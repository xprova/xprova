==> flow/design.v <==
module fifo(clk, reset, full, empty, item_in, item_out, write, read);
  parameter routerid=-1;
  input clk, reset, write, read;
  output full, empty;
  reg [2-1:0] mem [(1<<2)-1:0];
  reg [2-1:0] read_ptr;
  reg [2-1:0] write_ptr;
  wire [2-1:0] read_ptr_p1; assign read_ptr_p1 = read_ptr + 1;
  wire [2-1:0] write_ptr_p1; assign write_ptr_p1 = write_ptr + 1;
  reg [2:0] count;
  input [2-1:0] item_in;
  output [2-1:0] item_out;
  reg full, empty;
  integer i;
  always @(posedge clk or posedge reset) begin
    if (reset) begin
      read_ptr <= 0;
      write_ptr <= 0;
      empty <= 1;
      full <= 0;
      count <= 0;
      for (i=0; i<(1<<2); i=i+1) begin
        mem[i] <= 0;
      end
    end else begin
      if (read & !empty) begin
        full <= 0;
        read_ptr <= read_ptr_p1;
        if (read_ptr_p1 == write_ptr) empty <= 1;
      end
      if (write & !full) begin
        mem [write_ptr] <= item_in;
        empty <= 0;
        write_ptr <= write_ptr_p1;
        if (read_ptr == write_ptr_p1) full <= 1;
      end
      if (actual_read & !actual_write)
        count <= count-1;
      else if (actual_write & !actual_read)
        count <= count+1;
    end
  end
  assign item_out = mem [read_ptr];
  wire actual_read = read & !empty;
  wire actual_write = write & !full;
endmodule
---- Reports on fifo ----
The steps from the RTL of fifo to its reports follow in flow order.
Lines are those of the file above, counted from 1.
The mark -- stands for no value.
design
  design top .............................. fifo
  clock input ............................. clk
  library ................................. sky130hd
  library corner .......................... tt_025C_1v80

---- Word level ----
Yosys after proc, flatten, opt, wreduce and memory -nomap, before mapping. Print and check cells are not counted. Equal cells are merged and count once.
bit counts
  memory bits (read-only) ................. 0
  flip-flop bits (word level) ............. 14
  latch bits .............................. 0
  bits in writable memories ............... 0
  output and inout port bits .............. 4
  memories ................................ 0
  clocked read ports x word width ......... 0
cells by class
  $mul .................................... 0
  $add $sub $neg .......................... 2
  div/mod/pow operators ................... 0
  equality and inequality tests ........... 8
  shifts and indexed selects .............. 0
  bitwise gates (word level) .............. 2
  reductions and logical operators ........ 11
  magnitude comparators ................... 0
  muxes and demuxes ....................... 7
operators by type and width
  cell                                          number
  AND reduction 2 bit                           5
  equality test 2 bit with constant B           4
  case mux 2 bit (select 4 bit)                 1
  2-to-1 mux 1 bit                              6
  adder 2 x 1 -> 2 bit with constant B          2
  equality test 2 x 1 -> 1 bit with constant B  2
  equality test 2 bit                           2
  logical NOT 2 bit                             2
  nonzero test 2 bit                            2
  bitwise AND 1 bit                             2
  logical NOT 1 bit                             2

---- Logic depth ----
Depth = most cells in a row (Yosys ltp): at word level without a register or memory, in the mapped netlist without a sequential cell, where the memories' decode and read muxes count.
logic depth
  depth after elaboration ................. 5
  ABC_AREA ................................ 1
  mapped depth ............................ 6
  mapped depth without buffers ............ 6

---- Synthesis result ----
Yosys stat after the flow's synthesis: flattened, memories mapped to cells. It holds for the ABC_AREA given above (unset counts as 0); a run with the other value may have another netlist.
mapped netlist
  flip-flops .............................. 14
  mapped cells ............................ 85
  synthesis area .......................... 749.5 um^2
  buffer cells ............................ 0
cells by type
  type                      number
  sky130_fd_sc_hd__dfrtp_1  13
  sky130_fd_sc_hd__ha_1     8
  sky130_fd_sc_hd__nand2_1  21
  sky130_fd_sc_hd__inv_1    12
  sky130_fd_sc_hd__o21ai_1  9
  sky130_fd_sc_hd__dfstp_2  1
  sky130_fd_sc_hd__nand2_2  4
  sky130_fd_sc_hd__a21oi_1  4
  sky130_fd_sc_hd__nor2_8   1
  sky130_fd_sc_hd__nor2_1   5
  sky130_fd_sc_hd__xor2_1   2
  sky130_fd_sc_hd__a31oi_1  2
  sky130_fd_sc_hd__nand3_1  2
  sky130_fd_sc_hd__o21ai_0  1

---- Timing after synthesis ----
OpenSTA on the mapped netlist: ideal clock, no wires. The path of least setup slack (recovery checks aside). Input and output delay are each 20% of the period. Register names are those of the netlist, which keeps one name where synthesis merged equal registers.
timing post-synthesis
  kind .................................... reg2out
  start point ............................. reg read_ptr[0]
  end point ............................... out item_out[0]
  clock period ............................ 2.91 ns
  arrival time ............................ 1.005 ns
  stages .................................. 6
  setup slack ............................. 1.323 ns
  output delay ............................ 0.582 ns
  path delay .............................. 1.005 ns
  synthesis period reached ................ 1.587 ns
"path delay" is the arrival time less input delay plus setup time.
A path that ends at an output port has no setup time.
"stages" counts driving pins, that of a launching flip-flop among them; a cell with two outputs on the path counts twice.
"synthesis period reached" is the clock period less the worst setup slack; recovery checks do not enter. This is arithmetic on one report: input and output delays are still those of the set period (20% each).
The rows between start and end are the longest chain of elaborated cells between them; the timing report does not say that the signal goes this way. Where chains are equally long, one stands for them.
Each line given opens the expression or statement behind the cell; cells for indexed reads and writes are added by Yosys, which also makes memories of some case tables.
on the way, post-synthesis
  path through ............................ sky130_fd_sc_hd__dfrtp_1 sky130_fd_sc_hd__inv_1 sky130_fd_sc_hd__ha_1 sky130_fd_sc_hd__inv_1 sky130_fd_sc_hd__nor2_1 sky130_fd_sc_hd__a31oi_1
  cells in the longest elaborated chain ... 2
RTL lines, path post-synthesis
  what                           RTL line  source
  from (decl)                    6         reg [2-1:0] read_ptr;
  from (assign)                  17        read_ptr <= 0;
  from (assign)                  28        read_ptr <= read_ptr_p1;
  equality test 2 bit            43        assign item_out = mem [read_ptr];
  case mux 2 bit (select 4 bit)  43
  to (decl)                      12        output [2-1:0] item_out;

---- Worst path after layout ----
Path of least setup slack in the final report of flow run A (OpenROAD, finished layout, wires in). Where an end is a register, its clock arrival counts in the times.
timing after layout
  kind .................................... reg2out
  start point ............................. reg read_ptr[1]
  end point ............................... out item_out[0]
  output delay ............................ 0.36 ns
  arrival time ............................ 1.35 ns
  clock period ............................ 1.82 ns
  setup slack ............................. 0.11 ns
  stages .................................. 6
The rows between start and end are the longest chain of elaborated cells between them; the timing report does not say that the signal goes this way. Where chains are equally long, one stands for them.
on the way, after layout
  path through ............................ sky130_fd_sc_hd__dfrtp_1 sky130_fd_sc_hd__buf_4 sky130_fd_sc_hd__ha_4 sky130_fd_sc_hd__a21oi_2 sky130_fd_sc_hd__a31oi_1 sky130_fd_sc_hd__buf_2
  cells in the longest elaborated chain ... 2
RTL lines, path after layout
  what                           RTL line  source
  from (decl)                    6         reg [2-1:0] read_ptr;
  from (assign)                  17        read_ptr <= 0;
  from (assign)                  28        read_ptr <= read_ptr_p1;
  equality test 2 bit            43        assign item_out = mem [read_ptr];
  case mux 2 bit (select 4 bit)  43
  to (decl)                      12        output [2-1:0] item_out;

Wiki page: fifo / flow data

Module fifo, platform sky130hd: 2 stored runs of the flow (Yosys, OpenROAD) with differing settings, in no particular order. Input and output delays are each 20% of the period that was set; the output load is 0.01 pF.
By "critical path time" is meant the share of the clock period that the worst setup path is allowed (20% is reserved at inputs, 20% at outputs), minus its slack. Clock arrival times at its registers enter into it.
By "total design power" is meant OpenSTA's value without simulated activity: inputs other than the clock are taken to toggle once in ten clock periods, and the tool carries that through the logic.

---- flow run A ----
settings
  period_ns = 1.82
  CORE_UTILIZATION = 24
  PLACE_DENSITY_LB_ADDON = 0.13
  CELL_PAD_IN_SITES_GLOBAL_PLACEMENT = 1
  TNS_END_PERCENT = 95
  ABC_AREA = 1
  GPL_TIMING_DRIVEN = 1
  GPL_ROUTABILITY_DRIVEN = 0
  CAP_MARGIN = 10
  CORE_MARGIN = 2
  SLEW_MARGIN = 20
results
  synthesis area .......................... 749.5 um^2
  area of the die ......................... 3,585.6 um^2
  standard-cell area after layout ......... 993.5 um^2
  worst setup slack after layout .......... 0.109 ns
  final setup TNS ......................... 0.000 ns
  total design power ...................... 1,657 uW
  critical path time ...................... 1.35 ns
  worst setup path kind ................... reg2out

---- flow run B ----
settings
  period_ns = 2.96
  CORE_UTILIZATION = 22
  SETUP_SLACK_MARGIN = 0.64
  PLACE_DENSITY_LB_ADDON = 0.06
  CORE_ASPECT_RATIO = 0.84
  CELL_PAD_IN_SITES_DETAIL_PLACEMENT = 2
  TNS_END_PERCENT = 45
  ABC_AREA = 1
  GPL_TIMING_DRIVEN = 1
  CTS_CLUSTER_SIZE = 58
  CTS_CLUSTER_DIAMETER = 151
  CAP_MARGIN = 15
  MIN_ROUTING_LAYER = met2
  MAX_ROUTING_LAYER = met5
  CORE_MARGIN = 2
  SLEW_MARGIN = 20
results
  synthesis area .......................... 749.5 um^2
  area of the die ......................... 3,891.6 um^2
  standard-cell area after layout ......... 955.9 um^2
  worst setup slack after layout .......... 0.852 ns
  final setup TNS ......................... 0.000 ns
  total design power ...................... 1,007 uW
  critical path time ...................... 1.52 ns
  worst setup path kind ................... reg2out
