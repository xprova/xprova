==> flow/design.v <==
module async_counter(clk, reset, active, count);
	parameter N = 10;
	input clk, reset;
	input [5:0] active;  
	reg [N-1:0] n5;
	reg [N-1:0] n7;
	reg [N-1:0] n9;
	output [N-1:0] count = n7;
	wire [N-1:0] n7_prev;
	wire [N-1:0] n5_next;
	generate
		genvar i;
		for (i=0; i<N; i=i+1) begin
			if (i>0)
				assign n7_prev[i] = n7[i-1];
			else
				assign n7_prev[i] = ~n5[0];
			if (i<N-1)
				assign n5_next[i] = n5[i+1];
			else
				assign n5_next[i] = n7[i];
			always @(posedge clk or posedge reset)
				if (reset) begin
					n5[i] <= 0;
					n7[i] <= 0;
					n9[i] <= 1;
				end else begin
					n5[i] <= (active == (i*3 + 0)) ? (n7[i] & n9[i] | ~n7[i] & ~n9[i]) : n5[i];
					n7[i] <= (active == (i*3 + 1)) ? (n7[i] & ~n7_prev[i] | n7_prev[i] & n9[i]) : n7[i];
					n9[i] <= (active == (i*3 + 2)) ? (n7_prev[i] & n9[i] | ~n7_prev[i] & ~n5_next[i]) : n9[i];
				end
		end
	endgenerate
endmodule
# From RTL to reports: async_counter
# Tool output for the design above, in the order of the flow.
# Lines are those of the file above, counted from 1.
# Library cell names are shortened.
# The mark - stands for no value.
dict set report inputs {
  top_module {async_counter}
  clock {clk}
  library {sky130hd}
  lib_corner {tt_025C_1v80}
}

# After elaboration
# Yosys after proc, flatten, opt, wreduce and memory -nomap, before mapping. Enables and synchronous resets that opt folds into registers are not counted as muxes. Memory bits, and registers merged into a memory's read port (data or address), are not among the register bits. Print and check cells are not counted. Equal cells are merged and count once.
dict set report bits {
  reg_bits 30
  latchBits 0
  ram_bits 0
  rom_bits 0
  clocked_rd_ports_x_width 0
  n_memories 0
  inputBits 8
  elab_cells 170
}
dict set report op_classes {
  add_sub_neg 0
  multipliers 0
  div 0
  compare 0
  equal 29
  shifts 0
  n_mux 0
  n_logic 110
  reduce_and_logical 1
}
# op count
set op_table {}
lappend op_table {{equality test 6 x 5 -> 1 bit with constant B} 14}
lappend op_table {{AND 1 bit} 50}
lappend op_table {{equality test 6 x 4 -> 1 bit with constant B} 8}
lappend op_table {{OR 1 bit} 30}
lappend op_table {{NOT 1 bit} 30}
lappend op_table {{equality test 6 x 3 -> 1 bit with constant B} 4}
lappend op_table {{equality test 6 x 2 -> 1 bit with constant B} 2}
lappend op_table {{equality test 6 x 1 -> 1 bit with constant B} 1}
lappend op_table {{logical NOT 6 bit} 1}

# Depth
# Depth = most cells in a row (Yosys ltp): at word level without a register or memory, in the mapped netlist without a sequential cell, where the memories' decode and read muxes count.
dict set report depth {
  depth_word 3
  abc_area 0
  ltp_mapped 4
  ltp_nobuf 3
}

# After synthesis
# The flow's flattened synthesis, as Yosys stat reports it; memories are mapped. The netlist is that of the ABC_AREA named above (0 if unset); the other value can give another one.
# The area totals of this step are shown rounded.
dict set report mapped {
  mapped_cells 128
  yosys_area_mm2 0.00153
  seqArea_mm2 0.000763
  ffs 30
  buf_cells 4
}
# cell count type_area_um2
set by_type {}
lappend by_type {dfrtp_1 20 500.48}
lappend by_type {dfstp_2 10 262.752}
lappend by_type {mux2_2 19 213.955}
lappend by_type {xnor2_1 10 87.584}
lappend by_type {and4bb_2 4 50.048}
lappend by_type {mux2i_1 5 50.048}
lappend by_type {nand3_1 7 35.034}
lappend by_type {nand2_1 8 30.029}
lappend by_type {or4b_4 2 27.526}
lappend by_type {a31oi_1 4 25.024}
lappend by_type {inv_1 6 22.522}
lappend by_type {nor2b_1 3 18.768}
lappend by_type {nor4_1 3 18.768}
lappend by_type {a41oi_1 2 17.517}
lappend by_type {nand4b_1 2 17.517}
lappend by_type {nor4b_1 2 17.517}
lappend by_type {o41ai_1 2 17.517}
lappend by_type {buf_2 3 15.014}
# Not listed: further types 10, cells in them 16.

# Worst setup path after synthesis
# Path of least setup slack by OpenSTA after synthesis, without wires, with an ideal clock, recovery checks aside; 20% of the period is set as input and as output delay. Where synthesis merged equal registers, the netlist keeps one of their names.
dict set report synth_path {
  path_type {input -> register}
  start {in active[5]}
  end {reg (name not given)}
  period_ns 2.27
  in_delay_ns 0.454
  launch_ns 0.454
  arrival_ns 1.600
  t_required_ns 2.145
  slack_ns 0.545
  delay_ns 1.271
  stages 3
  n_path_buf 0
  period_less_setup_slack_ns 1.725
}
# "delay_ns" is the arrival time less input delay plus setup time.
# "stages": output pins that drive a net of the path, with the launching flip-flop's if there is one; two outputs of one cell count as two.
# "period_less_setup_slack_ns" = period - worst setup slack (recovery checks aside). The figure is calculated, with input and output delays left at 20% of the set period.
dict set report synth_via {
  path_cell_list {or4b_4 > and4bb_2 > mux2_2}
}
# element line
set synth_rtl {}
lappend synth_rtl {{start, declared} 4} ;# input [5:0] active;
# No chain of elaborated cells between the ends is given.

# Timing after layout
# Path of least setup slack in the final report of flow run A (OpenROAD, finished layout, wires in). Where an end is a register, its clock arrival counts in the times.
dict set report layout_path {
  path_type {input -> register}
  start {in active[5]}
  end {reg (name not given)}
  period_ns 1.94
  in_delay_ns 0.39
  launch_ns 0.39
  arrival_ns 2.05
  t_required_ns 2.16
  slack_ns 0.12
  stages 4
  n_path_buf 1
}
dict set report layout_via {
  path_cell_list {clkdlybuf4s50_1 > or4b_4 > and4bb_2 > mux2_2}
}
# element line
set layout_rtl {}
lappend layout_rtl {{start, declared} 4} ;# input [5:0] active;
# No chain of elaborated cells between the ends is given.

; Settings and measured results of 2 stored flow runs for module async_counter (sky130hd), not sorted in any way. The constraints put input and output delay at 20% of the set period each and load the outputs with 0.01 pF.
; "clock_period_reached_ns" = clock period - worst setup slack. The figure is calculated, with input and output delays left at 20% of the set period.
; "worstPathTime_ns": the worst setup path's part of the clock period (all of it between registers, 20% less for each end at a port) less its slack. A launch clock that arrives late makes it longer, a capture clock that arrives late makes it shorter.
; "power_total_mw" is the tool's figure for a default switching activity; nothing was simulated.
; Measured values are rounded.

[flow run A: settings]
period_ns = 1.94
CORE_UTILIZATION = 51
CORE_ASPECT_RATIO = 0.98
TNS_END_PERCENT = 90
CTS_CLUSTER_SIZE = 71
CAP_MARGIN = 25
SLEW_MARGIN = 35
MAX_ROUTING_LAYER = met4
CORE_MARGIN = 2
[flow run A: results]
worstPathTime_ns = 1.44
worstPathKind = input -> register
utilization_frac = 0.672
setup_ws_ns = 0.115
clock_period_reached_ns = 1.825
power_total_mw = 1.42
final_cell_area_mm2 = 0.0019
timing.hold.ws_ns = 0.416
die_mm2 = 0.00346
synthesis_area_mm2 = 0.00153

[flow run B: settings]
period_ns = 1.25
CORE_UTILIZATION = 54
SETUP_SLACK_MARGIN = 0.36
PLACE_DENSITY = 0.94
HOLD_SLACK_MARGIN = 0.25
CELL_PAD_IN_SITES_DETAIL_PLACEMENT = 2
GPL_ROUTABILITY_DRIVEN = 0
CAP_MARGIN = 20
MAX_ROUTING_LAYER = met4
CORE_MARGIN = 2
SLEW_MARGIN = 20
[flow run B: results]
outcome = not finished: placement ended with error DPL-0033
